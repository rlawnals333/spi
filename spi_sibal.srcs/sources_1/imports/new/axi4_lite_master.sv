==> flow/design.v <==
`timescale 1ns / 1ps
module axi4_lite_master(
    input logic ACLK,
    input logic ARESETn,
    output logic [3:0] AWADDR,
    output logic AWVALID,
    input logic AWREADY,
    output logic [31:0] WDATA,
    output logic WVALID,
    input logic WREADY,
    input logic [1:0] BRESP,
    input logic BVALID,
    output logic BREADY,
    output logic [3:0] ARADDR,
    output logic ARVALID,
    input logic ARREADY,
    input logic [31:0] RDATA,  
    input logic RVALID,
    output logic RREADY,
    output logic [1:0] RRESP,
    input logic transfer,
    output logic ready,
    input logic [3:0] addr,
    input logic [31:0] wdata,
    input logic write,
    output logic [31:0] rdata
      );
      typedef enum {
        AW_IDLE_S,
        AW_VALID_S
      } aw_state_e;
    typedef enum {
        W_IDLE_S,
        W_VALID_S
      } w_state_e;
    typedef enum {
        B_IDLE_S,
        B_READY_S
      } b_state_e;
      typedef enum {
        AR_IDLE_S,
        AR_VALID_S
      } ar_state_e;
    typedef enum {
        R_IDLE_S,
        R_READY_S
    } r_state_e;
      aw_state_e aw_state, aw_state_next;
      w_state_e w_state, w_state_next;
      b_state_e b_state, b_state_next;
      ar_state_e ar_state, ar_state_next;
      r_state_e r_state, r_state_next;
      logic [31:0] r_data_reg,r_data_next;
      logic w_ready, r_ready;
      assign ready = w_ready | r_ready;
      assign rdata = r_data_next;
      always_ff @( posedge ACLK ) begin : blockName
        if(!ARESETn) begin
            aw_state <= AW_IDLE_S;
            w_state <= W_IDLE_S;
            b_state <= B_IDLE_S;
            ar_state <= AR_IDLE_S;
            r_state <= R_IDLE_S;
            r_data_reg <= 0;
        end
        else begin
            aw_state <= aw_state_next;
            w_state <= w_state_next;
            b_state <= b_state_next;
            ar_state <= ar_state_next;
            r_state <= r_state_next;
            r_data_reg <= r_data_next;
        end
      end
      always_comb begin : AWchannel
        aw_state_next = aw_state;
        AWVALID = 0;
        AWADDR = addr;  
        case(aw_state)
        AW_IDLE_S: begin
            AWVALID = 0;
            if(transfer && write) begin
                aw_state_next = AW_VALID_S;
            end
        end
        AW_VALID_S: begin
            AWVALID = 1'b1;
            AWADDR = addr;  
            if(AWVALID && AWREADY) begin
                aw_state_next = AW_IDLE_S;
            end
        end
        endcase
      end
       always_comb begin : Wchannel
        w_state_next = w_state;
        WVALID = 0;
        WDATA = wdata;  
        case(w_state)
        W_IDLE_S: begin
            WVALID = 0;
            if(transfer && write) begin
                w_state_next = W_VALID_S;
            end
        end
        W_VALID_S: begin
            WVALID = 1'b1;
            WDATA = wdata;  
            if(WVALID && WREADY) begin
                w_state_next = W_IDLE_S;
            end
        end
        endcase
      end
      always_comb begin : Bchannel
      b_state_next = b_state;  
        BREADY = 0;
        w_ready = 0;  
        case(b_state)
        B_IDLE_S: begin
            BREADY = 0;
            if(WVALID) b_state_next = B_READY_S;
        end
        B_READY_S: begin
            BREADY = 1'b1;
            if(BVALID) begin
                b_state_next = B_IDLE_S;
                w_ready = 1'b1;
            end
        end
        endcase
      end
      always_comb begin : ARchannel
        ar_state_next = ar_state;
        ARVALID = 0;
        ARADDR = addr;  
        case(ar_state)
        AR_IDLE_S: begin
            ARVALID = 0;
            if(transfer && ~write) begin
                ar_state_next = AR_VALID_S;
            end
        end
        AR_VALID_S: begin
            ARVALID = 1'b1;
            ARADDR = addr;  
            if(ARVALID && ARREADY) begin
                ar_state_next = AR_IDLE_S;
            end
        end
        endcase
      end
       always_comb begin : Rchannel
        r_state_next = r_state;
        RREADY = 0;
        r_data_next = r_data_reg;  
        r_ready = 0;
        RRESP = 0;
        case(r_state)
        R_IDLE_S: begin
            if(RVALID) begin
                r_state_next = R_READY_S;
            end
        end
        R_READY_S: begin
            RREADY = 1'b1;
            RRESP = 0;
            if(RVALID && RREADY) begin
                r_data_next = RDATA;
                r_state_next = R_IDLE_S;
                r_ready = 1'b1;
            end
        end
        endcase
      end
endmodule
# Tool chain data of axi4_lite_master
# What the tools print for axi4_lite_master, step after step.
# Lines are those of the file above, counted from 1.
# Library cell names are shortened.
# Not given: n/a
# inputs
top_module,axi4_lite_master
clock,ACLK
cell_library,sky130hd
lib_corner,tt_025C_1v80

# Elaborated design
# Source: Yosys, flattened and elaborated, memories not mapped. Widths are those after wreduce. Registers that Yosys merges into a memory's read port (data or address) are not register bits. Print and check cells do not count. Equal cells are merged and count once.
# bits
word_cells,65
input_bits,79
output_inout_bits,80
ff_bits,192
# op_classes
n_mux,25
n_eq,15
n_logic,2
reduce_logical,17
# ops
operator,n
32-bit two-way mux,11
32-bit parallel mux with 2-bit select,5
32-bit by 1-bit == test with 1-bit output (second input constant),5
32-bit logical NOT,5
2-bit != test (second input constant),10
3-bit AND reduction,5
2-bit nonzero test,5
1-bit two-way mux,9
1-bit logical AND,2
1-bit bitwise OR,1
1-bit inverter,1

# Longest topological paths
# Depth = most cells in a row (Yosys ltp): at word level without a register or memory, in the mapped netlist without a sequential cell, where the memories' decode and read muxes count.
# depth
ltp_word,4
abc_area,0
ltp_mapped,5
ltp_nobuf,2

# Mapped cells and area
# Source: synth_stat.txt of the flow (Yosys; design flattened, memories mapped). It holds for the ABC_AREA given above (unset counts as 0); a run with the other value may have another netlist.
# The area totals of this step are shown rounded.
# synth_totals
ffs,42
sequential_area_mm2,0.000841
mapped_cells,264
yosys_area_mm2,0.0024
buf_cells,65
# types
cell_type,n,area_total_um2
dfxtp_1,42,840.806
mux2_4,28,420.403
buf_4,43,322.81
nand4_1,32,200.192
o21ai_0,33,165.158
nand2_1,38,142.637
buf_6,5,56.304
clkbuf_1,12,45.043
mux2_2,4,45.043
nand2b_1,6,37.536
a221o_1,3,30.029
nand3_1,4,20.019
a21oi_1,3,15.014
clkbuf_2,3,15.014
buf_2,2,10.01
mux2i_1,1,10.01
and2_4,1,8.758
nand3b_1,1,7.507
# Other cell types: 3; their cells: 3.

# Timing after synthesis
# Path of least setup slack by OpenSTA after synthesis, without wires, with an ideal clock, recovery checks aside; 20% of the period is set as input and as output delay. Where synthesis merged equal registers, the netlist keeps one of their names.
# synth_path
kind,register to output
start,register r_state
end,output rdata[10]
output_delay_ns,0.312
delay_ns,1.244
t_required_ns,1.248
path_slack_ns,0.004
n_path_buf,3
arrival_time_ns,1.244
t_first_pin_ns,0.000
tclk_ns,1.56
stages,6
synth_period_reached_ns,1.556
# "delay_ns" is the arrival time less input delay plus setup time.
# At an output port there is no setup time.
# "stages" counts driving pins, that of a launching flip-flop among them; a cell with two outputs on the path counts twice.
# "synth_period_reached_ns" is the clock period less the worst setup slack; recovery checks do not enter. This is arithmetic on one report: input and output delays are still those of the set period (20% each).
# Where an end lacks its bit number, it is one bit of the signal, or one of the new flip-flops if synthesis recoded a state register.
# synth_between
cell_sequence,dfxtp_1 -> buf_6 -> and2_4 -> buf_6 -> buf_6 -> mux2_4
# synth_rtl
item,line_no,source
"start, declared",52,"r_state_e r_state, r_state_next;"
"start, assigned",63,r_state <= R_IDLE_S;
"start, assigned",71,r_state <= r_state_next;
"end, declared",26,output logic [31:0] rdata
# No chain of elaborated cells between the ends is given.

# Path in the finished layout
# From the final timing report of run A: the path of least setup slack in the routed layout; clock arrival at registers is part of the times.
# layout_path
kind,register to output
start,register r_state
end,output ready
output_delay_ns,0.53
t_first_pin_ns,0.28
path_slack_ns,0.37
tclk_ns,2.67
t_required_ns,2.14
arrival_time_ns,1.77
stages,5
n_path_buf,2
# Where an end lacks its bit number, it is one bit of the signal, or one of the new flip-flops if synthesis recoded a state register.
# layout_between
cell_sequence,dfxtp_1 -> buf_4 -> nand2_1 -> nand2_1 -> clkdlybuf4s50_1
# layout_rtl
item,line_no,source
"start, declared",52,"r_state_e r_state, r_state_next;"
"start, assigned",63,r_state <= R_IDLE_S;
"start, assigned",71,r_state <= r_state_next;
"end, declared",22,"output logic ready,"
# No chain of elaborated cells between the ends is given.

FLOW RESULTS
============

Flow measurements of axi4_lite_master on sky130hd: 2 stored runs with different settings, listed in no order. Input and output delays are each 20% of the period that was set; the output load is 0.01 pF.
"timing.achieved_period_ns" = clock period - worst setup slack. The figure is calculated, with input and output delays left at 20% of the set period.
"worst_path_allowed_less_slack_ns" means the part of the period allowed to the worst setup path (the constraints hold back 20% at inputs and 20% at outputs) less its slack; where the path has registers, the arrival times of their clocks count too.
"power.total_w" is the tool's figure for a default switching activity; nothing was simulated.
The measured numbers are rounded.

Run A, flow files:
==> flow/run.sh <==
#!/bin/bash
# the make line also repeats the synthesis and layout settings of config.mk as NAME=value (left out here)
make -C /OpenROAD-flow-scripts/flow DESIGN_CONFIG=/design/flow/config.mk WORK_HOME=/design/flow/orfs CLKGATE_MAP_FILE= finish
==> flow/config.mk <==
export PLATFORM = sky130hd
export DESIGN_NAME = axi4_lite_master
export DESIGN_NICKNAME = axi4_lite_master
export VERILOG_FILES = /design/flow/design.v
export SDC_FILE = /design/flow/constraint.sdc
export NUM_CORES = 4
export LEC_CHECK = 0
export ABC_AREA = 0
export CAP_MARGIN = 0
export CELL_PAD_IN_SITES_DETAIL_PLACEMENT = 1
export CORE_ASPECT_RATIO = 0.73
export CORE_MARGIN = 2
export CORE_UTILIZATION = 19
export CTS_CLUSTER_DIAMETER = 382
export GPL_ROUTABILITY_DRIVEN = 0
export PLACE_DENSITY = 0.38
export SLEW_MARGIN = 20
export TNS_END_PERCENT = 55
==> flow/constraint.sdc <==
create_clock -name core_clock -period 2.67 [get_ports {ACLK}]
set_input_delay 0.5340 -clock core_clock [delete_from_list [all_inputs] [get_ports {ACLK}]]
set_output_delay 0.5340 -clock core_clock [all_outputs]
set_load 0.01 [all_outputs]

==> results of run A, as CSV <==
result,value
ys_area_mm2,0.0024
worst_path_allowed_less_slack_ns,1.77
worstPathKind,"register to output"
final_stdcell_area_mm2,0.0033
total_negative_slack_ns,0.000
timing.achieved_period_ns,2.302
setup_ws_ns,0.368
post_route_util_frac,0.264
dieArea_mm2,0.0136
holdWs_ns,0.458
power.total_w,0.00163

Run B, flow files:
==> flow/run.sh <==
#!/bin/bash
# the make line also repeats the synthesis and layout settings of config.mk as NAME=value (left out here)
make -C /OpenROAD-flow-scripts/flow DESIGN_CONFIG=/design/flow/config.mk WORK_HOME=/design/flow/orfs CLKGATE_MAP_FILE= finish
==> flow/config.mk <==
export PLATFORM = sky130hd
export DESIGN_NAME = axi4_lite_master
export DESIGN_NICKNAME = axi4_lite_master
export VERILOG_FILES = /design/flow/design.v
export SDC_FILE = /design/flow/constraint.sdc
export NUM_CORES = 4
export LEC_CHECK = 0
export CAP_MARGIN = 20
export CELL_PAD_IN_SITES_DETAIL_PLACEMENT = 2
export CORE_MARGIN = 6
export CORE_UTILIZATION = 35
export CTS_CLUSTER_SIZE = 41
export MAX_ROUTING_LAYER = met5
export MIN_ROUTING_LAYER = met1
export PLACE_DENSITY_LB_ADDON = 0.15
export SETUP_SLACK_MARGIN = -0.18
export SLEW_MARGIN = 20
export TNS_END_PERCENT = 25
==> flow/constraint.sdc <==
create_clock -name core_clock -period 2.11 [get_ports {ACLK}]
set_input_delay 0.4220 -clock core_clock [delete_from_list [all_inputs] [get_ports {ACLK}]]
set_output_delay 0.4220 -clock core_clock [all_outputs]
set_load 0.01 [all_outputs]

==> results of run B, as CSV <==
result,value
ys_area_mm2,0.0024
worst_path_allowed_less_slack_ns,1.37
worstPathKind,"input to output"
final_stdcell_area_mm2,0.00319
total_negative_slack_ns,-1.57
timing.achieved_period_ns,2.211
setup_ws_ns,-0.101
post_route_util_frac,0.491
dieArea_mm2,0.009
holdWs_ns,0.467
power.total_w,0.00192
